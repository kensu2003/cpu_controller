==> flow/design.v <==
module cpu_control_circuit(
		input clk,
		input rst,
		output reg [3:0] state, 
		output reg RegDst,
		input [6:0] Op,
		output reg PCWriteCond,
		output reg PCWrite,
		output reg IorD,
		output reg MemRead,
		output reg MemWrite,
		output reg MemtoReg,
		output reg IRwrite,
		output reg PCSource,
		output reg [1:0] ALUOp,
		output reg [1:0] ALUSrcB,
		output reg ALUSrcA,
		output reg RegWrite
	);
	always @(posedge clk) begin
		if(rst) begin
			state <= 0; 
			RegDst <= 0;
			PCWriteCond <= 0;
			PCWrite <= 0;
			IorD <= 0;
			MemRead <= 0;
			MemWrite <= 0;
			MemtoReg <= 0;
			IRwrite <= 0;
			PCSource <= 0;
			ALUOp <= 0;
			ALUSrcB <= 0;
			ALUSrcA <= 0;
			RegWrite <= 0;
		end else begin
			case(state)
			0: begin 
				MemRead <= 1'b1; 			 
				IRwrite <= 1'b1;			 
				IorD = 1'b0;				 
				ALUSrcA <= 1'b0;			 
				ALUSrcB <= 2'b01;			 
				ALUOp	<= 2'b00;			 
				PCWrite <= 1'b1;			 
				PCSource <= 1'b0;			 
				state <= 1;				 
			end
			1: begin 
				ALUSrcA <= 1'b0;					
				ALUSrcB <= 2'b10;
				ALUOp <= 2'b00;					 
				case(Op)
					7'b0110011: state <= 6;				 
					7'b0000011: state <= 3;				 
					7'b0100011: state <= 5;				 
					7'b1100011: state <= 8;				 
				endcase
			end
			2: begin
				ALUSrcA = 1'b1;
				ALUSrcB = 2'b10;
				ALUOp = 2'b00;
			end	
			3: begin		
				MemRead <= 1'b1;
				IorD <= 1'b1;
				state <= 4;
			end
			4: begin
				RegWrite <= 1'b1;
				MemtoReg = 1'b1;
				RegDst <= 1'b0;
				state <= 0;		 
			end
			5: begin
				MemWrite <= 1'b1;
				IorD <= 1'b1;
				state <= 0;		 
			end
			6: begin
				ALUSrcA <= 1'b1;
				ALUSrcB <= 2'b00;
				ALUOp <= 2'b10;
				state <= 7;
			end
			7: begin	
				RegDst <= 1'b1;
				RegWrite <= 1'b1;
				MemtoReg <= 1'b0;
				state <= 0;		 
			end
			8: begin
				ALUSrcA = 1'b1;
				ALUSrcB = 2'b00;
				ALUOp = 2'b01;
				PCWriteCond = 1'b1;
				PCSource = 2'b01;
				state <= 0;		 
			end
			endcase
		end	 
	end	 
endmodule
# Reports on cpu_control_circuit
# The steps from the RTL of cpu_control_circuit to its reports follow in flow order.
# Line numbers count from 1 in the design file above.
# The mark - stands for no value.
[inputs]
top = "cpu_control_circuit"
clock = "clk"
lib = "sky130hd"
lib_corner = "tt_025C_1v80"

# Elaborated design
# Source: Yosys, flattened and elaborated, memories not mapped. Widths are those after wreduce. Registers that Yosys merges into a memory's read port (data or address) are not register bits. Print and check cells do not count.
[word_totals]
regBits = 18
out_inout_bits = 19
elab_cells = 53
input_bits = 9
[op_classes]
n_mux = 9
equal = 13
reduce_and_logical = 18
[ops]
columns = ["cell", "n"]
rows = [
  ["case mux 4 bit (select 5 bit)", 1],
  ["equality test 4 x 3 -> 1 bit with constant B", 4],
  ["case mux 4 bit (select 4 bit)", 1],
  ["equality test 7 x 6 -> 1 bit with constant B", 2],
  ["OR reduction 2 bit", 6],
  ["case mux 2 bit (select 3 bit)", 2],
  ["case mux 1 bit (select 2 bit)", 5],
  ["nonzero test 2 bit", 4],
  ["equality test 4 x 2 -> 1 bit with constant B", 2],
  ["equality test 7 x 2 -> 1 bit with constant B", 1],
  ["equality test 7 bit with constant B", 1],
  ["nonzero test 3 bit", 2],
  ["OR reduction 3 bit", 2],
  ["inequality test 5 bit with constant B", 1],
  ["nonzero test 5 bit", 1],
  ["equality test 4 x 1 -> 1 bit with constant B", 1],
  ["equality test 4 bit with constant B", 1],
  ["zero test 4 bit", 1],
  ["OR reduction 4 bit", 1],
  ["AND reduction 2 bit", 1],
]

# Depth
# Yosys ltp: most cells in a row. Word level: on the elaborated netlist, between registers, memories and ports. Mapped: between sequential cells and ports; inverters and the memories' decode and read muxes count.
[depth]
depth_word = 4
ABC_AREA = 1
depth_mapped = 9
ltp_nobuf = 9

# Netlist
# Source: synth_stat.txt of the flow (Yosys; design flattened, memories mapped). It holds for the ABC_AREA given above (unset counts as 0); a run with the other value may have another netlist.
# Totals and module areas in this step are rounded.
[synth_totals]
mapped_area_um2 = 870
ffs = 18
cells = 129
sequential_area_um2 = 360
buffers = 2
[types]
columns = ["cell_type", "n", "type_area_um2"]
rows = [
  ["sky130_fd_sc_hd__dfxtp_1", 18, 360.346],
  ["sky130_fd_sc_hd__nand2_1", 36, 135.13],
  ["sky130_fd_sc_hd__inv_1", 19, 71.318],
  ["sky130_fd_sc_hd__nor2_1", 17, 63.811],
  ["sky130_fd_sc_hd__a21oi_1", 11, 55.053],
  ["sky130_fd_sc_hd__nand3_1", 8, 40.038],
  ["sky130_fd_sc_hd__nor2_8", 1, 20.019],
  ["sky130_fd_sc_hd__o21ai_0", 4, 20.019],
  ["sky130_fd_sc_hd__a31oi_1", 2, 12.512],
  ["sky130_fd_sc_hd__nor2_2", 2, 12.512],
  ["sky130_fd_sc_hd__nand2_4", 1, 11.261],
  ["sky130_fd_sc_hd__nor2_4", 1, 11.261],
  ["sky130_fd_sc_hd__a21oi_2", 1, 8.758],
  ["sky130_fd_sc_hd__o21ai_2", 1, 8.758],
  ["sky130_fd_sc_hd__buf_4", 1, 7.507],
  ["sky130_fd_sc_hd__inv_2", 2, 7.507],
  ["sky130_fd_sc_hd__nand3b_1", 1, 7.507],
  ["sky130_fd_sc_hd__nand2_2", 1, 6.256],
]
# Not listed: further types 2, cells in them 2.

# Path before layout
# OpenSTA on the mapped netlist: ideal clock, no wires. The path of least setup slack (recovery checks aside). Input and output delay are each 20% of the period. Register names are those of the netlist, which keeps one name where synthesis merged equal registers.
[synth_path]
kind = "register to register"
startpoint = "register state[2]"
endpoint = "register ALUOp[1]"
period_ns = 2.34
path_slack_ns = 1.085
path_delay_ns = 1.255
required_time_ns = 2.231
stages = 10
launch_ns = 0.000
arrival_time_ns = 1.146
setup_ns = 0.109
path_buffers = 0
period_less_setup_slack_ns = 1.255
# "path_delay_ns" = arrival - input delay + setup time.
# "stages" counts driving pins, that of a launching flip-flop among them; a cell with two outputs on the path counts twice.
# "period_less_setup_slack_ns" is the clock period less the worst setup slack; recovery checks do not enter. This is arithmetic on one report: input and output delays are still those of the set period (20% each).
# Between the ends stands the longest chain of elaborated cells between them, by number of cells; it is not shown to be the way that was timed. Of several equally long chains one is given.
# Each line given opens the expression or statement behind the cell; cells for indexed reads and writes are added by Yosys, which also makes memories of some case tables.
# A register here has more assigning lines than the two given.
[synth_between]
path_cell_list = "sky130_fd_sc_hd__dfxtp_1 > sky130_fd_sc_hd__inv_1 > sky130_fd_sc_hd__nor2_1 > sky130_fd_sc_hd__nand3_1 > sky130_fd_sc_hd__nand2_1 > sky130_fd_sc_hd__nor2_1 > sky130_fd_sc_hd__nand2_1 > sky130_fd_sc_hd__nand2_1 > sky130_fd_sc_hd__nand2_1 > sky130_fd_sc_hd__inv_1"
elab_chain_cells = 3
cone_cells = 8
cone_lines = 1
classes_between = "4 x eq/ne; 1 x mux; 3 x reduce/logical"
[synth_lines]
columns = ["item", "line", "source"]
rows = [
  ["start, declared", 4, "output reg [3:0] state,"],
  ["start, assigned", 22, "state <= 0;"],
  ["start, assigned", 47, "state <= 1;"],
  ["zero test 4 bit", 37, "case(state)"],
  ["OR reduction 3 bit", "-", ""],
  ["case mux 2 bit (select 3 bit)", 37, ""],
  ["end, assigned", 32, "ALUOp <= 0;"],
  ["end, assigned", 44, "ALUOp <= 2'b00;"],
  ["end, declared", 15, "output reg [1:0] ALUOp,"],
]

# Timing after layout
# From the final timing report of flow run B: the path of least setup slack in the routed layout; clock arrival at registers is part of the times.
[layout_path]
kind = "register to output"
startpoint = "register RegWrite"
endpoint = "output port RegWrite"
path_buffers = 1
path_slack_ns = 0.43
arrival_time_ns = 1.17
period_ns = 2.01
output_delay_ns = 0.40
launch_ns = 0.30
stages = 2
required_time_ns = 1.61
# A register here has more assigning lines than the two given.
[layout_between]
path_cell_list = "sky130_fd_sc_hd__dfxtp_1 > sky130_fd_sc_hd__clkdlybuf4s50_1"
elab_chain_cells = 0
cone_cells = 0
cone_lines = 0
[layout_lines]
columns = ["item", "line", "source"]
rows = [
  ["start, declared", 18, "output reg RegWrite"],
  ["start, assigned", 35, "RegWrite <= 0;"],
  ["start, assigned", 71, "RegWrite <= 1'b1;"],
  ["end, declared", 18, ""],
]

# Settings and measured results of 2 stored flow runs for module cpu_control_circuit (sky130hd), not sorted in any way. The constraints put input and output delay at 20% of the set period each and load the outputs with 0.01 pF.
# By "achieved_period_ns" is meant the clock period of the run minus its worst setup slack. This is arithmetic on one report: input and output delays are still those of the set period (20% each).
# "worst_path_allowed_less_slack_ns" means the part of the period allowed to the worst setup path (the constraints hold back 20% at inputs and 20% at outputs) less its slack; where the path has registers, the arrival times of their clocks count too.
# "fin_power_mw" rests on the timing tool's default activity at the inputs, not on a simulated workload.
# The measured numbers are rounded.

[[run]]
name = "flow run A"
[run.settings]
period_ns = 1.85
CORE_UTILIZATION = 64
SETUP_SLACK_MARGIN = 0.25
PLACE_DENSITY_LB_ADDON = 0.25
CORE_MARGIN = 3
CELL_PAD_IN_SITES_DETAIL_PLACEMENT = 2
ABC_AREA = 1
CTS_CLUSTER_SIZE = 43
SLEW_MARGIN = 20
MAX_ROUTING_LAYER = "met4"
CAP_MARGIN = 20
[run.results]
outcome = "stopped before the end: placement reported FLW-0024"

[[run]]
name = "flow run B"
[run.settings]
period_ns = 2.01
CORE_UTILIZATION = 26
SETUP_SLACK_MARGIN = 0.43
PLACE_DENSITY_LB_ADDON = 0.14
CELL_PAD_IN_SITES_GLOBAL_PLACEMENT = 3
CELL_PAD_IN_SITES_DETAIL_PLACEMENT = 2
TNS_END_PERCENT = 70
ABC_AREA = 1
MIN_ROUTING_LAYER = "met2"
CAP_MARGIN = 20
CORE_MARGIN = 2
SLEW_MARGIN = 20
[run.results]
layout_utilization_frac = 0.41
hold_ws_ns = 0.45
achieved_period_ns = 1.576
ys_area_um2 = 870
design.die.area_um2 = 3800
fin_power_mw = 1.6
fin_ws_ns = 0.43
cell_area_final_um2 = 1300
fin_tns_ns = 0.000
worst_path_allowed_less_slack_ns = 1.17
worst_setup_path_type = "register to output"
